==> flow/design.v <==
`timescale 1ns/10ps
module ELA(clk, rst, in_data, data_rd, req, wen, addr, data_wr, done);
	input					clk;
	input					rst;
	input			[7:0]	in_data;
	input			[7:0]	data_rd;
	output	reg				req;
	output	reg				wen;
	output	reg		[9:0]	addr;
	output	reg		[7:0]	data_wr;
	output	reg				done;
reg					[7:0]	S_buffer	[31:0];
reg					[7:0]	L_buffer	[2:0];
reg					[8:0]	result;
reg					[1:0]	control;
reg					[5:0]	timer_s;
wire				[8:0]	d11;
wire				[8:0]	d22;
wire				[8:0]	d33;
wire				[7:0]	d1;
wire				[7:0]	d2;
wire				[7:0]	d3;
assign 				d11 = (L_buffer[2] - S_buffer[0]);
assign				d22 = (L_buffer[1] - S_buffer[1]);
assign				d33 = (L_buffer[0] - S_buffer[2]);
assign 				d1 = d11[8] ? -d11[7:0] : d11[7:0];
assign				d2 = d22[8] ? -d22[7:0] : d22[7:0];
assign				d3 = d33[8] ? -d33[7:0] : d33[7:0];
reg					[1:0]	min;
reg         		[1:0]	state;
reg         		[1:0]	next_state;
parameter   		Rowf      	= 2'd0;
parameter   		comp      	= 2'd1;
parameter   		read       	= 2'd2;
parameter   		fish       	= 2'd3;
always @(posedge clk or posedge rst)
begin
	if (rst)
	begin
		timer_s <= 6'd0;
	end
	else if ((control == 2'd0 && timer_s == 6'd34) || (control == 2'd1 && timer_s == 6'd35) ||(control == 2'd2 && timer_s == 6'd32))
	begin
		timer_s <= 6'd0;
	end
	else
	begin
		timer_s <= timer_s + 6'd1;
	end
end
always @(posedge clk or posedge rst)
begin
	if (rst)
	begin
		req <= 1'd0;
	end
	else if (timer_s == 6'd0 && !(control == 2'd2))
	begin
		req <= 1'd1;
	end
	else
	begin
		req <= 1'd0;
	end
end
always @(posedge clk or posedge rst)
begin
	if (rst)
	begin
		S_buffer[0] <= 8'd0;
		S_buffer[1] <= 8'd0;
		S_buffer[2] <= 8'd0;
		S_buffer[3] <= 8'd0;
		S_buffer[4] <= 8'd0;
		S_buffer[5] <= 8'd0;
		S_buffer[6] <= 8'd0;
		S_buffer[7] <= 8'd0;
		S_buffer[8] <= 8'd0;
		S_buffer[9] <= 8'd0;
		S_buffer[10] <= 8'd0;
		S_buffer[11] <= 8'd0;
		S_buffer[12] <= 8'd0;
		S_buffer[13] <= 8'd0;
		S_buffer[14] <= 8'd0;
		S_buffer[15] <= 8'd0;
		S_buffer[16] <= 8'd0;
		S_buffer[17] <= 8'd0;
		S_buffer[18] <= 8'd0;
		S_buffer[19] <= 8'd0;
		S_buffer[20] <= 8'd0;
		S_buffer[21] <= 8'd0;
		S_buffer[22] <= 8'd0;
		S_buffer[23] <= 8'd0;
		S_buffer[24] <= 8'd0;
		S_buffer[25] <= 8'd0;
		S_buffer[26] <= 8'd0;
		S_buffer[27] <= 8'd0;
		S_buffer[28] <= 8'd0;
		S_buffer[29] <= 8'd0;
		S_buffer[30] <= 8'd0;
		S_buffer[31] <= 8'd0;
	end
	else if ((control == 2'd0 && timer_s >= 6'd33) || (control == 2'd1 && timer_s == 6'd0) || (control == 2'd2 && timer_s == 6'd32))
	begin
		S_buffer[0] <= S_buffer[0];
		S_buffer[1] <= S_buffer[1];
		S_buffer[2] <= S_buffer[2];
		S_buffer[3] <= S_buffer[3];
		S_buffer[4] <= S_buffer[4];
		S_buffer[5] <= S_buffer[5];
		S_buffer[6] <= S_buffer[6];
		S_buffer[7] <= S_buffer[7];
		S_buffer[8] <= S_buffer[8];
		S_buffer[9] <= S_buffer[9];
		S_buffer[10] <= S_buffer[10];
		S_buffer[11] <= S_buffer[11];
		S_buffer[12] <= S_buffer[12];
		S_buffer[13] <= S_buffer[13];
		S_buffer[14] <= S_buffer[14];
		S_buffer[15] <= S_buffer[15];
		S_buffer[16] <= S_buffer[16];
		S_buffer[17] <= S_buffer[17];
		S_buffer[18] <= S_buffer[18];
		S_buffer[19] <= S_buffer[19];
		S_buffer[20] <= S_buffer[20];
		S_buffer[21] <= S_buffer[21];
		S_buffer[22] <= S_buffer[22];
		S_buffer[23] <= S_buffer[23];
		S_buffer[24] <= S_buffer[24];
		S_buffer[25] <= S_buffer[25];
		S_buffer[26] <= S_buffer[26];
		S_buffer[27] <= S_buffer[27];
		S_buffer[28] <= S_buffer[28];
		S_buffer[29] <= S_buffer[29];
		S_buffer[30] <= S_buffer[30];
		S_buffer[31] <= S_buffer[31];
	end
	else if (control == 2'd2)
	begin
		S_buffer[0] <= S_buffer[31];
		S_buffer[1] <= S_buffer[0];
		S_buffer[2] <= S_buffer[1];
		S_buffer[3] <= S_buffer[2];
		S_buffer[4] <= S_buffer[3];
		S_buffer[5] <= S_buffer[4];
		S_buffer[6] <= S_buffer[5];
		S_buffer[7] <= S_buffer[6];
		S_buffer[8] <= S_buffer[7];
		S_buffer[9] <= S_buffer[8];
		S_buffer[10] <= S_buffer[9];
		S_buffer[11] <= S_buffer[10];
		S_buffer[12] <= S_buffer[11];
		S_buffer[13] <= S_buffer[12];
		S_buffer[14] <= S_buffer[13];
		S_buffer[15] <= S_buffer[14];
		S_buffer[16] <= S_buffer[15];
		S_buffer[17] <= S_buffer[16];
		S_buffer[18] <= S_buffer[17];
		S_buffer[19] <= S_buffer[18];
		S_buffer[20] <= S_buffer[19];
		S_buffer[21] <= S_buffer[20];
		S_buffer[22] <= S_buffer[21];
		S_buffer[23] <= S_buffer[22];
		S_buffer[24] <= S_buffer[23];
		S_buffer[25] <= S_buffer[24];
		S_buffer[26] <= S_buffer[25];
		S_buffer[27] <= S_buffer[26];
		S_buffer[28] <= S_buffer[27];
		S_buffer[29] <= S_buffer[28];
		S_buffer[30] <= S_buffer[29];
		S_buffer[31] <= S_buffer[30];
	end
	else if (timer_s <= 6'd32)
	begin
		S_buffer[0] <= in_data;
		S_buffer[1] <= S_buffer[0];
		S_buffer[2] <= S_buffer[1];
		S_buffer[3] <= S_buffer[2];
		S_buffer[4] <= S_buffer[3];
		S_buffer[5] <= S_buffer[4];
		S_buffer[6] <= S_buffer[5];
		S_buffer[7] <= S_buffer[6];
		S_buffer[8] <= S_buffer[7];
		S_buffer[9] <= S_buffer[8];
		S_buffer[10] <= S_buffer[9];
		S_buffer[11] <= S_buffer[10];
		S_buffer[12] <= S_buffer[11];
		S_buffer[13] <= S_buffer[12];
		S_buffer[14] <= S_buffer[13];
		S_buffer[15] <= S_buffer[14];
		S_buffer[16] <= S_buffer[15];
		S_buffer[17] <= S_buffer[16];
		S_buffer[18] <= S_buffer[17];
		S_buffer[19] <= S_buffer[18];
		S_buffer[20] <= S_buffer[19];
		S_buffer[21] <= S_buffer[20];
		S_buffer[22] <= S_buffer[21];
		S_buffer[23] <= S_buffer[22];
		S_buffer[24] <= S_buffer[23];
		S_buffer[25] <= S_buffer[24];
		S_buffer[26] <= S_buffer[25];
		S_buffer[27] <= S_buffer[26];
		S_buffer[28] <= S_buffer[27];
		S_buffer[29] <= S_buffer[28];
		S_buffer[30] <= S_buffer[29];
		S_buffer[31] <= S_buffer[30];
	end
end
always @(posedge clk or posedge rst) 
begin
	if (rst) 
	begin
		L_buffer[0] <= 8'd0;
		L_buffer[2] <= 8'd0;
		L_buffer[1] <= 8'd0;
	end
	else if ((control == 2'd0 && timer_s >= 6'd33) || (control == 2'd1 && timer_s == 6'd0) || (control == 2'd2 && timer_s == 6'd32))
	begin
		L_buffer[0] <= L_buffer[0];
		L_buffer[2] <= L_buffer[2];
		L_buffer[1] <= L_buffer[1];
	end
	else if (control == 2'd2)
	begin
		L_buffer[0] <= L_buffer[2];
		L_buffer[2] <= L_buffer[1];
		L_buffer[1] <= L_buffer[0];
	end
	else if (timer_s <= 6'd32)
	begin
		L_buffer[0] <= S_buffer[31];
		L_buffer[2] <= L_buffer[1];
		L_buffer[1] <= L_buffer[0];
	end
end
always @(*)
begin
	if (rst)
	begin
		min = 2'd0;
	end
	else
	begin
		if (timer_s == 6'd3)
		begin
			min = 2'd2;
		end
		else if(d1 <= d3)
		begin
			if(d2 <= d1)
			begin
				min = 2'd2;
			end
			else 
			begin
				min = 2'd1;
			end
		end
		else 
		begin
			if(d2 <= d3)
			begin
				min = 2'd2;
			end
			else 
			begin
				min = 2'd3;
			end
		end
	end
end
always @(posedge clk or posedge rst)
begin
	if (rst) 
	begin
		result <= 9'd2;
	end
	else if (control == 2'd1)
	begin
		if (timer_s == 6'd34)
		begin
			result <= ((S_buffer[0] + L_buffer[0]) >> 1);
		end
		else
		begin
			case(min)
			2'd0: result <= 9'd0;
			2'd1: result <= ((S_buffer[0] + L_buffer[2]) >> 1);
			2'd2: result <= ((S_buffer[1] + L_buffer[1]) >> 1);
			2'd3: result <= ((S_buffer[2] + L_buffer[0]) >> 1);
			endcase
		end
	end
end
always @(posedge clk or posedge rst)
 begin
	if (rst) 
	begin
		wen <= 1'd0;
	end
	else if (control == 2'd3)
	begin
		wen <= 1'd0;
	end
	else
	begin
		wen <= 1'd1;
	end
end
always @(posedge clk or posedge rst) 
begin
	if (rst) 
	begin
		addr <= 10'd0;
	end
	else if((control == 2'd0 && timer_s <= 6'd2) || (control == 2'd1 && timer_s <= 6'd4))
	begin
		addr <= addr;
	end
	else 
	begin
		addr <= addr + 10'd1;	
	end
end
always @(posedge clk or posedge rst) 
begin
	if (rst) 
	begin
		data_wr <= 8'd0;
	end
	else if (control == 2'd0)
	begin
		data_wr <= S_buffer[0];
	end
	else if (control == 2'd1)
	begin
		data_wr <= result;
	end
	else
	begin
		data_wr <= S_buffer[31];
	end
end
always @(posedge clk or posedge rst) 
begin
	if (rst) 
	begin
		done <= 1'd0;
	end
	else if (control == 2'd3) 
	begin
		done <= 1'd1;
	end
end
always @(posedge clk or posedge rst)
begin
    if (rst)	state <= Rowf;
    else 		state <= next_state;
end
always @(*) 
begin
    case(state)
    	Rowf :
    	begin
    		if(timer_s == 6'd34) next_state = comp;
    		else                 next_state = Rowf;
    	end
    	comp :
    	begin
    		if(timer_s == 6'd35) next_state = read;
    		else                 next_state = comp;
    	end
    	read :
    	begin
    		if(addr == 10'd990)      next_state = fish;
    		else if(timer_s == 6'd32)next_state = comp;
    		else                     next_state = read;
    	end
    	fish : next_state = fish;
    endcase
end
always @(*) 
begin
    case(state)
    	Rowf : control = 2'd0;
    	comp : control = 2'd1;
    	read : control = 2'd2;
    	fish : control = 2'd3;
    endcase
end
endmodule
# Reports on ELA
# What the tools print for ELA, step after step.
# Lines are those of the file above, counted from 1.
# Operators: Yosys type, input widths -> output width; for muxes data width and select width s.
# Cell names lack the library's common part.
# The mark - stands for no value.
[design]
top_module = "ELA"
clock = "clk"
library = "sky130hd"
lib_corner = "tt_025C_1v80"

# Word-level counts
# Counts by Yosys on the flattened word-level netlist (proc, flatten, opt, wreduce). Print and check cells are left out. Cells with the same type and inputs are merged into one.
[op_classes]
addsub = 12
n_reduce_logical = 20
n_logic = 1
mux = 91
cmp = 7
n_eq = 14
[ops]
columns = ["operator", "count"]
rows = [
  ["$mux 8", 76],
  ["$add 8x8->9", 4],
  ["$pmux 8 s4", 1],
  ["$sub 8x8->9", 3],
  ["$le 8x8->1", 3],
  ["$neg 8->8", 3],
  ["$eq 6x6->1 const B", 3],
  ["$pmux 2 s4", 2],
  ["$mux 2", 7],
  ["$eq 2x2->1 const B", 6],
  ["$add 10x1->10 const B", 1],
  ["$eq 10x10->1 const B", 1],
  ["$logic_and 1x1->1", 8],
  ["$eq 2x1->1 const B", 3],
  ["$logic_not 2->1", 3],
  ["$add 6x1->6 const B", 1],
  ["$le 6x2->1 const B", 1],
  ["$eq 6x2->1 const B", 1],
  ["$le 6x3->1 const B", 1],
  ["$ge 6x6->1 const B", 1],
  ["$le 6x6->1 const B", 1],
  ["$logic_not 6->1", 1],
  ["$mux 6", 1],
  ["$logic_or 1x1->1", 5],
  ["$mux 1", 4],
  ["$reduce_and 2->1", 1],
  ["$reduce_bool 2->1", 1],
  ["$not 1->1", 1],
  ["$logic_not 1->1", 1],
]
[word_totals]
elab_cells = 188
register_bits = 317
inputBits = 18

# Logic depth
# Yosys ltp: most cells in a row. Word level: on the elaborated netlist, between registers, memories and ports. Mapped: between sequential cells and ports; inverters and the memories' decode and read muxes count.
[logic_depth]
word_depth = 11
ABC_AREA = 0
ltp_mapped = 22

# Synthesis result
# The flow's flattened synthesis, as Yosys stat reports it; memories are mapped. The netlist is that of the ABC_AREA named above (0 if unset); the other value can give another one.
# Totals and module areas in this step are rounded.
[types]
columns = ["type", "count", "area_total_um2"]
rows = [
  ["dfrtp_1", 317, 7.93E+03],
  ["mux2_2", 239, 2.69E+03],
  ["ha_1", 86, 1.08E+03],
  ["xnor2_1", 46, 402.886],
  ["o21ai_0", 68, 340.326],
  ["nor2_1", 78, 292.781],
  ["nand2_1", 71, 266.506],
  ["mux2i_1", 25, 250.24],
  ["a21oi_1", 47, 235.226],
  ["inv_1", 61, 228.97],
  ["xor2_1", 21, 183.926],
  ["clkbuf_1", 46, 172.666],
  ["fa_1", 7, 140.134],
  ["nand3_1", 25, 125.12],
  ["o21bai_1", 15, 112.608],
  ["nor3_1", 14, 70.067],
  ["nand2b_1", 11, 68.816],
  ["o21a_1", 8, 60.058],
]
# Other cell types: 52; their cells: 117.
[synth_totals]
flip_flops = 319
cell_count = 1302
n_buf = 54
mapped_area_mm2 = 0.016

# Worst setup path after synthesis
# Source: OpenSTA report_checks on the synthesized netlist (no wires, ideal clock, input and output delay 20% of the period each), path of least setup slack; recovery checks are left aside. Register names are those of the netlist, which keeps one name where synthesis merged equal registers.
[synth_path]
kind = "input-to-reg"
start = "in rst"
end = "reg result[0]"
required_time_ns = 17.130
path_delay_ns = 9.562
driving_pins = 4
in_delay_ns = 3.460
arrival_time_ns = 12.852
slack_ns = 4.278
tclk_ns = 17.3
setup_ns = 0.170
period_less_setup_slack_ns = 13.022
# "path_delay_ns" = arrival - input delay + setup time.
# "driving_pins" counts driving pins, that of a launching flip-flop among them; a cell with two outputs on the path counts twice.
# "period_less_setup_slack_ns" is the clock period less the worst setup slack; recovery checks do not enter. This is arithmetic on one report: input and output delays are still those of the set period (20% each).
# Between the ends stands the longest chain of elaborated cells between them, by number of cells; it is not shown to be the way that was timed. Of several equally long chains one is given.
# A line is the first line of the expression or statement that the cell stems from. Yosys adds cells for indexed reads and writes and turns some case tables into memories.
# At most two assigning lines are given for a register; there are more.
[synth_via]
path_cell_list = "clkinv_1 > a311o_1 > a31oi_1 > a31oi_1"
elab_chain_len = 4
[synth_lines]
columns = ["element", "line", "text"]
rows = [
  ["start: declaration", 4, "input rst;"],
  ["$mux 2", 238, "if (rst)"],
  ["$eq 2x2->1", 286, "case(min)"],
  ["$pmux 8 s4", 286, ""],
  ["$mux 8", 280, "if (timer_s == 6'd34)"],
  ["end: assignment", 282, "result <= ((S_buffer[0] + L_buffer[0]) >> 1);"],
  ["end: assignment", 288, "2'd1: result <= ((S_buffer[0] + L_buffer[2]) >> 1);"],
]

# Worst path after layout
# From the final timing report of entry A: the path of least setup slack in the routed layout; clock arrival at registers is part of the times.
[layout_path]
kind = "reg-to-reg"
start = "reg L_buffer[1][0]"
end = "reg result[4]"
slack_ns = 9.70
driving_pins = 20
arrival_time_ns = 5.85
tclk_ns = 15.1
required_time_ns = 15.55
setup_ns = 0.08
# Between the ends stands the longest chain of elaborated cells between them, by number of cells; it is not shown to be the way that was timed. Of several equally long chains one is given.
# At most two assigning lines are given for a register; there are more.
[layout_via]
path_cell_list = "dfrtp_1 > inv_1 > ha_1 > fa_1 > nand2b_1 > a211oi_1 > nor4_1 > o21bai_1 > a21oi_1 > ha_1 > nor2b_1 > o21a_1 > o21ai_0 > nand2b_1 > a21oi_1 > o21a_1 > nor4_1 > nand2_1 > o221a_2 > a211oi_2"
elab_chain_len = 11
[layout_lines]
columns = ["element", "line", "text"]
rows = [
  ["start: declaration", 13, "reg [7:0] L_buffer [2:0];"],
  ["start: assignment", 221, "L_buffer[1] <= L_buffer[1];"],
  ["start: assignment", 227, "L_buffer[1] <= L_buffer[0];"],
  ["$sub 8x8->9", 24, "assign d22 = (L_buffer[1] - S_buffer[1]);"],
  ["$neg 8->8", 27, "assign d2 = d22[8] ? -d22[7:0] : d22[7:0];"],
  ["$mux 8", 27, ""],
  ["$le 8x8->1", 261, "if(d2 <= d3)"],
  ["$mux 1", 261, ""],
  ["$mux 2", 248, "else if(d1 <= d3)"],
  ["$mux 2", 244, "if (timer_s == 6'd3)"],
  ["$mux 2", 238, "if (rst)"],
  ["$eq 2x2->1", 286, "case(min)"],
  ["$pmux 8 s4", 286, ""],
  ["$mux 8", 280, "if (timer_s == 6'd34)"],
  ["end: assignment", 282, "result <= ((S_buffer[0] + L_buffer[0]) >> 1);"],
  ["end: assignment", 288, "2'd1: result <= ((S_buffer[0] + L_buffer[2]) >> 1);"],
]

# Stored flow runs of ELA (2 of them; Yosys, OpenROAD, sky130hd). They differ in their settings and are not a sequence. Constraints: input delay and output delay 20% of the set period each, output load 0.01 pF.
# "clock_period_reached_ns" = clock period - worst setup slack. The figure is calculated, with input and output delays left at 20% of the set period.
# "worst_path_ns" is the time allowed to the run's worst setup path (the clock period less input and output delay, where it has them) less its slack. Clock arrival times count: a late capture clock shortens it, a late launch clock lengthens it.
# "power.total_mw": no workload was simulated; the value follows from the tool's default switching activity.
# Results are given in rounded form.

[[run]]
name = "entry A"
[run.settings]
period_ns = 15.1
CORE_UTILIZATION = 58
SETUP_SLACK_MARGIN = 0.2
PLACE_DENSITY_LB_ADDON = 0.14
CORE_MARGIN = 5
CELL_PAD_IN_SITES_GLOBAL_PLACEMENT = 1
TNS_END_PERCENT = 100
ABC_AREA = 0
MIN_ROUTING_LAYER = "met1"
CAP_MARGIN = 20
SLEW_MARGIN = 20
[run.results]
synthesis_area_mm2 = 0.016
worst_hold_slack_ns = 0.47
die_mm2 = 0.031
timing.setup.ws_ns = 9.7
clock_period_reached_ns = 5.397
setupTns_ns = 0.000
worst_path_ns = 5.40
worstPathKind = "reg-to-reg"
layout_utilization_pct = 65
finish.stdcell_area_mm2 = 0.017
power.total_mw = 2.1

[[run]]
name = "entry B"
[run.settings]
period_ns = 25.8
CORE_UTILIZATION = 48
SETUP_SLACK_MARGIN = 5.0
PLACE_DENSITY = 0.64
CORE_ASPECT_RATIO = 0.5
CORE_MARGIN = 3
CELL_PAD_IN_SITES_GLOBAL_PLACEMENT = 1
CELL_PAD_IN_SITES_DETAIL_PLACEMENT = 0
TNS_END_PERCENT = 95
CTS_CLUSTER_SIZE = 47
MIN_ROUTING_LAYER = "met1"
CAP_MARGIN = 20
SLEW_MARGIN = 20
[run.results]
synthesis_area_mm2 = 0.016
worst_hold_slack_ns = 0.47
die_mm2 = 0.035
timing.setup.ws_ns = 18
clock_period_reached_ns = 7.412
setupTns_ns = 0.000
worst_path_ns = 2.25
worstPathKind = "input-to-reg"
layout_utilization_pct = 55
finish.stdcell_area_mm2 = 0.017
power.total_mw = 1.2
